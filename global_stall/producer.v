==> flow/design.v <==
module producer (
    input  wire clk,
    input  wire reset,
    input  wire in_stall_1,
    output wire [8-1:0] out_address_1,
    output wire [8-1:0]      out_id_1,
    output wire                      out_valid_1,
    output wire                      flush_1,
	output wire [8-1:0]      flush_id_1,
    input  wire in_stall_2,
    output wire [8-1:0] out_address_2,
    output wire [8-1:0]      out_id_2,
    output wire                      out_valid_2,
	output wire                      flush_2,
	output wire [8-1:0]      flush_id_2
);
    reg [8-1:0] reg_address_1;
    reg [8-1:0]      reg_id_1;
    reg                      reg_valid_1;
    reg [8-1:0] reg_address_2;
    reg [8-1:0]      reg_id_2;
    reg                      reg_valid_2;
	reg                      reg_flush_1;
	reg [8-1:0]      reg_flush_id_1;
	reg                      reg_flush_2;
	reg [8-1:0]      reg_flush_id_2;
	reg [5:0]                flush_counter;  
	reg                      flush_issued;
	reg [8-1:0]      reg_id_1_old;
    assign out_address_1 = reg_address_1;
	assign out_id_1      = reg_id_1;
    assign out_valid_1   = reg_valid_1;
	assign flush_1       = reg_flush_1;
	assign flush_id_1    = reg_flush_id_1;
    assign out_address_2 = reg_address_2;
    assign out_id_2      = reg_id_2;
    assign out_valid_2   = reg_valid_2;
	assign flush_2       = reg_flush_2;
	assign flush_id_2    = reg_flush_id_2;
    always @(posedge clk or posedge reset) begin
        if (reset) begin
            reg_address_1  <= 0;
            reg_id_1       <= 0;
			reg_valid_1    <= 0;
            reg_address_2  <= 0;
            reg_id_2       <= 0;
			reg_valid_2    <= 0;
			reg_flush_1    <= 0;
			reg_flush_id_1 <= 0;
			reg_flush_2    <= 0;
			reg_flush_id_2 <= 0;
			flush_counter  <= 6'd43;
			flush_issued   <= 0;
			reg_id_1_old <= 0;
        end else begin
            if (!in_stall_1) begin
					reg_address_1 <= (reg_address_1 + 4) & ((1 << 8) - 1);
					reg_id_1      <= {4'd1, (reg_id_1_old[3:0] + 4'b1)};
					reg_id_1_old  <= {4'd1, (reg_id_1_old[3:0] + 4'b1)};
					reg_valid_1   <= 1;
            end
            if (!in_stall_2) begin
                reg_address_2 <= (reg_address_2 + 4) & ((1 << 8) - 1);
                reg_id_2      <= {4'd2, (reg_id_2[3:0] + 4'b1)};
                reg_valid_2   <= 0;
            end
			if (!(|flush_counter) && !flush_issued) begin
				reg_flush_1 <= 1;
				reg_flush_id_1 <= 8'h18;
				flush_issued <= 1;
			end else begin
				reg_flush_1 <= 0;
				reg_flush_id_1 <= 0;
			end
			flush_counter <= flush_counter - 6'd1;
        end
    end
endmodule
* Tool chain data of producer *
Tool output for the design above, in the order of the flow.
Line numbers count from 1 in the design file above.
Library cell names are shortened.
Not given: --

set-up
  top = producer
  clock port = clk
  library = sky130hd
  library corner = tt_025C_1v80

* After elaboration *
Source: Yosys, flattened and elaborated, memories not mapped. Widths are those after wreduce; folded enables and synchronous resets count as part of the registers. Registers that Yosys merges into a memory's read port (data or address) are not register bits. Print and check cells do not count. Equal cells are merged and count once.

bit counts
  register bits after elaboration = 40
  input bits = 4
  output and inout bits = 52
  word-level cells = 20

cells by class
  add/subtract/negate cells = 5
  muxes and demuxes = 2
  reductions and logical operators = 4

operators by type and width
  cell                                               number
  adder 8 x 3 -> 8 bit (second input constant)       2
  adder 4 x 1 -> 4 bit (second input constant)       2
  subtractor 6 x 1 -> 6 bit (second input constant)  1
  OR reduction 6 bit                                 1
  two-way mux 5 bit                                  1
  logical NOT 1 bit                                  2
  logical AND 1 bit                                  1
  two-way mux 1 bit                                  1

* Logic depth *
Depth = most cells in a row (Yosys ltp): at word level without a register or memory, in the mapped netlist without a sequential cell, where the memories' decode and read muxes count.

depth
  word-level depth = 4
  ABC_AREA = 0
  gate-level depth with buffers = 4
  gate-level depth less buffers = 4

* Netlist *
Source: synth_stat.txt of the flow (Yosys; design flattened, memories mapped). It holds for the ABC_AREA given above (unset counts as 0); a run with the other value may have another netlist.

synthesis totals
  cell count = 119
  chip area (Yosys) = 1478.9 um2
  sequential area = 755.7 um2
  flip-flops = 30
  buffer cells = 31

cells by type
  type      number  area in all (um2)
  dfrtp_1   26      650.624
  buf_4     29      217.709
  xnor2_1   16      140.134
  dfstp_2   4       105.101
  ha_1      5       62.56
  nand4b_4  2       47.546
  mux2_2    4       45.043
  nand4b_1  4       35.034
  xor2_1    4       35.034
  nand2b_1  4       25.024
  buf_6     2       22.522
  inv_1     5       18.768
  nand2_1   4       15.014
  or2b_1    2       15.014
  nor2_2    2       12.512
  nor3_1    2       10.01
  o31ai_1   1       7.507
  nor4_1    1       6.256

Not listed: further types 2, cells in them 2.

* Worst setup path after synthesis *
Source: OpenSTA report_checks on the synthesized netlist (no wires, ideal clock, input and output delay 20% of the period each), path of least setup slack; recovery checks are left aside. Register names are those of the netlist, which keeps one name where synthesis merged equal registers.

path post-synthesis
  path kind = reg-to-reg
  start point = register reg_address_2[2]
  end point = register reg_address_2[3]
  clock period = 2050 ps
  library setup time = 125 ps
  time at the first pin = 0 ps
  arrival time = 999 ps
  data required time = 1925 ps
  setup slack = 926 ps
  delay of the path = 1124 ps
  stages = 3
  path buffers = 0
  period reached after synthesis = 1124 ps

"delay of the path" is the arrival time less input delay plus setup time.
"stages": output pins that drive a net of the path, with the launching flip-flop's if there is one; two outputs of one cell count as two.
"period reached after synthesis" = period - worst setup slack (recovery checks aside). The figure is calculated, with input and output delays left at 20% of the set period.
Between the ends stands the longest chain of elaborated cells between them, by number of cells; it is not shown to be the way that was timed. Of several equally long chains one is given.
A line is the first line of the expression or statement that the cell stems from. Yosys adds cells for indexed reads and writes and turns some case tables into memories.

on the way, post-synthesis
  cells stage by stage = dfrtp_1 > ha_1 > mux2_2
  length of the longest elaborated chain = 1
  elaborated cells on any way between the ends = 1
  source lines of those cells = 1
  classes of those cells = 1 x add/sub

RTL lines, path post-synthesis
  what                  line  RTL
  start, declared       20    reg [8-1:0] reg_address_2;
  start, assigned       45    reg_address_2  <= 0;
  start, assigned       63    reg_address_2 <= (reg_address_2 + 4) & ((1 << 8) - 1);
  adder 8 x 3 -> 8 bit  63
  end, assigned         45
  end, assigned         63
  end, declared         20

* Worst path after layout *
Path of least setup slack in the final report of run 2 (OpenROAD, finished layout, wires in). Where an end is a register, its clock arrival counts in the times.
The report prints the path's times to 10 ps; the period is as set.

path post-layout
  path kind = reg-to-reg
  start point = register reg_address_2[3]
  end point = register reg_address_2[3]
  clock period = 807 ps
  library setup time = 110 ps
  time at the first pin = 280 ps
  arrival time = 1300 ps
  data required time = 980 ps
  setup slack = -320 ps
  stages = 4
  path buffers = 1

Between the ends stands the longest chain of elaborated cells between them, by number of cells; it is not shown to be the way that was timed. Of several equally long chains one is given.

on the way, post-layout
  cells stage by stage = dfrtp_2 > buf_6 > ha_4 > mux2_2
  length of the longest elaborated chain = 1
  elaborated cells on any way between the ends = 1
  source lines of those cells = 1
  classes of those cells = 1 x add/sub

RTL lines, path post-layout
  what                  line  RTL
  start, declared       20    reg [8-1:0] reg_address_2;
  start, assigned       45    reg_address_2  <= 0;
  start, assigned       63    reg_address_2 <= (reg_address_2 + 4) & ((1 << 8) - 1);
  adder 8 x 3 -> 8 bit  63
  end, assigned         45
  end, assigned         63
  end, declared         20

Appendix: measured runs

Settings and measured results of 2 stored flow runs for module producer (sky130hd), not sorted in any way. The constraints put input and output delay at 20% of the set period each and load the outputs with 0.01 pF.
By "reached clock period" is meant the clock period of the run minus its worst setup slack. This is arithmetic on one report: input and output delays are still those of the set period (20% each).
"worst setup path time": the worst setup path's part of the clock period (all of it between registers, 20% less for each end at a port) less its slack. A launch clock that arrives late makes it longer, a capture clock that arrives late makes it shorter.
By "power consumption" is meant OpenSTA's value without simulated activity: inputs other than the clock are taken to toggle once in ten clock periods, and the tool carries that through the logic.
"worst setup path time" is given in steps of 10 ps.
Settings: n/a = not set for that run.
A result given as n/a is not shown for that run.

item                                          run 1  run 2
period_ns                                     0.852  0.807
CORE_UTILIZATION                              60     40
PLACE_DENSITY_LB_ADDON                        0.02   n/a
CORE_MARGIN                                   6      2
CELL_PAD_IN_SITES_DETAIL_PLACEMENT            0      n/a
GPL_ROUTABILITY_DRIVEN                        0      n/a
CTS_CLUSTER_SIZE                              87     n/a
CAP_MARGIN                                    20     20
MAX_ROUTING_LAYER                             met4   n/a
SLEW_MARGIN                                   20     20
synthesis area (um2)                          n/a    1478.9
post-route setup TNS (ps)                     n/a    -8999
power consumption (mW)                        n/a    7.703
standard-cell area of the final layout (um2)  n/a    2218.4
setup slack of the worst path (ps)            n/a    -323
full die area (um2)                           n/a    4199.7
reached clock period (ps)                     n/a    1130
utilization after layout (%)                  n/a    61.5
worst setup path time (ps)                    n/a    1130
type of the worst setup path                  n/a    reg-to-reg

Run 1: not finished: routing ended with error DPL-0038
