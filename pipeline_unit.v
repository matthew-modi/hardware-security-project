==> flow/design.v <==
module pipeline_unit (
    input  wire         clk,
    input  wire         reset,
    input  wire [31:0]  inputs,
    input  wire         in_valid,
    input  wire         flush,
	input  wire         stall,
    output wire [31:0]  outputs, 
    output wire         out_valid
);
logic [31:0] d1, d2, d3, d4, d5;
logic stall1, stall2, stall3, stall14, stall5;
logic [31:0] overflow1, overflow2, overflow3, overflow4, overflow5;
logic overflow_full1, overflow_full2, overflow_full3, overflow_full4, overflow_full5;
logic [31:0] q1, q2, q3, q4;
always_comb begin  
d1 = inputs | (32'b1);
end
always_ff @ (posedge clk) begin
	if (reset) begin
		q1 <= 32'b0;
		stall1 <= 1'b0;
	end else begin
		q1 <= d1;
	end
end
always_comb begin  
d2 = inputs | (32'b1 << 1);
end
always_ff @ (posedge clk) begin
	if (reset) begin
		q2 <= 32'b0;
		stall2 <= 1'b0;
	end else begin
		q2 <= d2;
	end
end
always_comb begin  
d3 = inputs | (32'd1 << 2);
end
always_ff @ (posedge clk) begin
	if (reset) begin
		q3 <= 32'b0;
		stall3 <= 1'b0;
	end else begin
		q3 <= d3;
	end
end
always_comb begin  
d4 = inputs | (32'd1  << 3);
end
always_ff @ (posedge clk) begin
	if (reset) begin
		q4 <= 32'b0;
		stall4 <= 1'b0;
	end else begin
		if (!stall5) begin
			if (overflow_full4) begin
				q4 <= overflow4;
				overflow4 <= 32'b0;
				overflow_full4 <= 1'b0;
			end else begin
				q4 <= d5;
			end
		end else begin
			overflow4 <= d4;
			overflow_full4 <= 1'b1;
		end
		stall4 <= stall5;
	end
end
always_comb begin  
d5 = inputs | (32'd1 << 4);
end
always_ff @ (posedge clk) begin
	if (reset) begin
		outputs <= 32'b0;
		out_valid <= 1'b0;
		stall5 <= 1'b0;
		overflow5 <= 32'b0;
		overflow_full5 <= 1'b0;
	end else begin
		if (!stall) begin
			if (overflow_full5) begin
				outputs <= overflow5;  
				out_valid <= 1'b1;
				overflow5 <= 32'b0;
				overflow_full5 <= 1'b0;
			end else begin
				outputs <= d5;
				out_valid <= 1'b1;
			end
		end else begin  
			overflow5 <= d5;
			overflow_full5 <= 1'b1;
		end
		stall5 <= stall;
	end
end
endmodule
## Reports on pipeline_unit

The steps from the RTL of pipeline_unit to its reports follow in flow order.
Lines are those of the file above, counted from 1.
Cell names lack the library's common part.
Not given: n/a

| set-up | value |
|---|---|
| top module | pipeline_unit |
| clock port | clk |
| standard-cell library | sky130hd |
| corner | tt_025C_1v80 |

## Word level

Yosys after proc, flatten, opt, wreduce and memory -nomap, before mapping. Memory bits, and registers merged into a memory's read port (data or address), are not among the register bits. Print and check cells are not counted. Equal cells are merged and count once.

| cells by class | value |
|---|---|
| multiplexer cells | 4 |
| reductions and logical operators | 1 |

Operator list:

| kind | count |
|---|---|
| 32-bit 2-to-1 mux | 3 |
| 2-bit nonzero test | 1 |
| 1-bit 2-to-1 mux | 1 |

| storage and ports | value |
|---|---|
| register bits after elaboration | 66 |
| bits of input ports | 37 |
| output and inout port bits | 33 |
| elaborated cells | 9 |

## Depth

Yosys ltp: most cells in a row. Word level: on the elaborated netlist, between registers, memories and ports. Mapped: between sequential cells and ports; inverters and the memories' decode and read muxes count.

| logic depth | value |
|---|---|
| depth in word-level cells | 2 |
| ABC_AREA | 0 |
| mapped depth | 4 |
| depth with buffers taken out | 2 |

## Synthesis result

The flow's flattened synthesis, as Yosys stat reports it; memories are mapped. The netlist is that of the ABC_AREA named above (0 if unset); the other value can give another one.
Totals and module areas in this step are rounded.

Cell types:

| cell type | count | total area (um^2) |
|---|---|---|
| dfxtp_1 | 66 | 1.32E+03 |
| mux2i_1 | 31 | 310.298 |
| or3b_1 | 31 | 271.51 |
| a211oi_2 | 20 | 250.24 |
| nor2b_1 | 31 | 193.936 |
| a21oi_1 | 33 | 165.158 |
| nand2_1 | 31 | 116.362 |
| a211oi_1 | 11 | 82.579 |
| buf_6 | 4 | 45.043 |
| buf_2 | 8 | 40.038 |
| clkbuf_1 | 9 | 33.782 |
| buf_4 | 4 | 30.029 |
| a221oi_1 | 1 | 8.758 |
| buf_1 | 2 | 7.507 |
| inv_1 | 2 | 7.507 |
| nor2_1 | 2 | 7.507 |
| nand2b_1 | 1 | 6.256 |
| inv_2 | 1 | 3.754 |

| synthesis totals | value |
|---|---|
| cell count | 288 |
| synthesis area | 2900 um^2 |
| sequential area | 1320 um^2 |
| flip-flops | 66 |
| buffer cells | 27 |

## Path before layout

Path of least setup slack by OpenSTA after synthesis, without wires, with an ideal clock, recovery checks aside; 20% of the period is set as input and as output delay. Where synthesis merged equal registers, the netlist keeps one of their names.

| path post-synthesis | value |
|---|---|
| path kind | input -> register |
| from | input stall |
| to | register overflow5[22] |
| clock period | 2.06 ns |
| input delay | 0.412 ns |
| library setup time | 0.070 ns |
| time at the first pin | 0.412 ns |
| arrival time | 1.034 ns |
| required time | 1.990 ns |
| slack | 0.956 ns |
| delay of the path | 0.692 ns |
| driving pins on the path | 3 |
| path buffers | 1 |
| period reached after synthesis | 1.104 ns |

"delay of the path" = arrival - input delay + setup time.
"driving pins on the path": output pins that drive a net of the path, with the launching flip-flop's if there is one; two outputs of one cell count as two.
"period reached after synthesis" is the clock period less the worst setup slack; recovery checks do not enter. This is arithmetic on one report: input and output delays are still those of the set period (20% each).
The rows between start and end are the longest chain of elaborated cells between them; the timing report does not say that the signal goes this way. Where chains are equally long, one stands for them.
A line is the first line of the expression or statement that the cell stems from. Yosys adds cells for indexed reads and writes and turns some case tables into memories.
At most two assigning lines are given for a register; there are more.

| on the way, post-synthesis | value |
|---|---|
| cell sequence | clkbuf_1 or3b_1 a21oi_1 |
| length of the longest elaborated chain | 1 |
| elaborated cells on any way between the ends | 2 |
| source lines of those cells | 1 |
| those cells by class | 1 x mux; 1 x reduce/logical |

RTL lines, path post-synthesis:

| what | line | text |
|---|---|---|
| start, declared | 7 | `input wire stall,` |
| 32-bit 2-to-1 mux | 83 | `if (!stall) begin` |
| end, assigned | 80 | `overflow5 <= 32'b0;` |
| end, assigned | 94 | `overflow5 <= d5;` |
| end, declared | 13 | `logic [31:0] overflow1, overflow2, overflow3, overflow4, overflow5;` |

## Worst path after layout

From the final timing report of run 1: the path of least setup slack in the routed layout; clock arrival at registers is part of the times.

| path post-layout | value |
|---|---|
| path kind | register -> output |
| from | register outputs[20] |
| to | output outputs[20] |
| clock period | 1.51 ns |
| external output delay | 0.30 ns |
| time at the first pin | 0.32 ns |
| arrival time | 0.95 ns |
| required time | 1.21 ns |
| slack | 0.25 ns |
| driving pins on the path | 2 |
| path buffers | 1 |

At most two assigning lines are given for a register; there are more.

| on the way, post-layout | value |
|---|---|
| cell sequence | dfxtp_1 dlygate4sd2_1 |
| length of the longest elaborated chain | 0 |
| elaborated cells on any way between the ends | 0 |
| source lines of those cells | 0 |

RTL lines, path post-layout:

| what | line | text |
|---|---|---|
| start, declared | 8 | `output wire [31:0]  outputs,` |
| start, assigned | 85 | `outputs <= overflow5;` |
| start, assigned | 90 | `outputs <= d5;` |
| end, declared | 8 |  |

Ticket comment

Record of 2 stored runs of the RTL-to-layout flow on pipeline_unit, platform sky130hd. The runs are unordered. Constraints: input delay and output delay 20% of the set period each, output load 0.01 pF.
By "period reached" is meant the clock period of the run minus its worst setup slack. This is arithmetic on one report: input and output delays are still those of the set period (20% each).
"worst setup path time": the worst setup path's part of the clock period (all of it between registers, 20% less for each end at a port) less its slack. A launch clock that arrives late makes it longer, a capture clock that arrives late makes it shorter.
Measured values are rounded.
A setting shown as -- is not set for that run.
A result given as -- is not shown for that run.

| run | period_ns | CORE_UTILIZATION | SETUP_SLACK_MARGIN | PLACE_DENSITY_LB_ADDON | CORE_ASPECT_RATIO | CELL_PAD_IN_SITES_GLOBAL_PLACEMENT | CELL_PAD_IN_SITES_DETAIL_PLACEMENT | TNS_END_PERCENT | GPL_ROUTABILITY_DRIVEN | CTS_CLUSTER_SIZE | CAP_MARGIN | CORE_MARGIN | SLEW_MARGIN | CTS_CLUSTER_DIAMETER | worst setup path time (ns) | type of the worst setup path | full die area (um^2) | utilization in the final report (%) | smallest setup slack (ns) | setup TNS (ns) | worst hold slack in the final report (ns) | mapped cell area after synthesis (um^2) | period reached (ns) |
|---|---|---|---|---|---|---|---|---|---|---|---|---|---|---|---|---|---|---|---|---|---|---|---|
| run 1 | 1.51 | 40 | 0.14 | 0.23 | 0.61 | 3 | 0 | 55 | 0 | 79 | 20 | 2 | 20 | -- | 0.95 | register -> output | 7970 | 55.5 | 0.253 | 0.000 | 0.392 | 2900 | 1.257 |
| run 2 | 1.82 | 54 | -- | 0.27 | -- | -- | 2 | -- | 0 | 13 | 10 | 2 | 20 | 248 | -- | -- | -- | -- | -- | -- | -- | -- | -- |

Run 2: not finished: placement ended with error DPL-0033
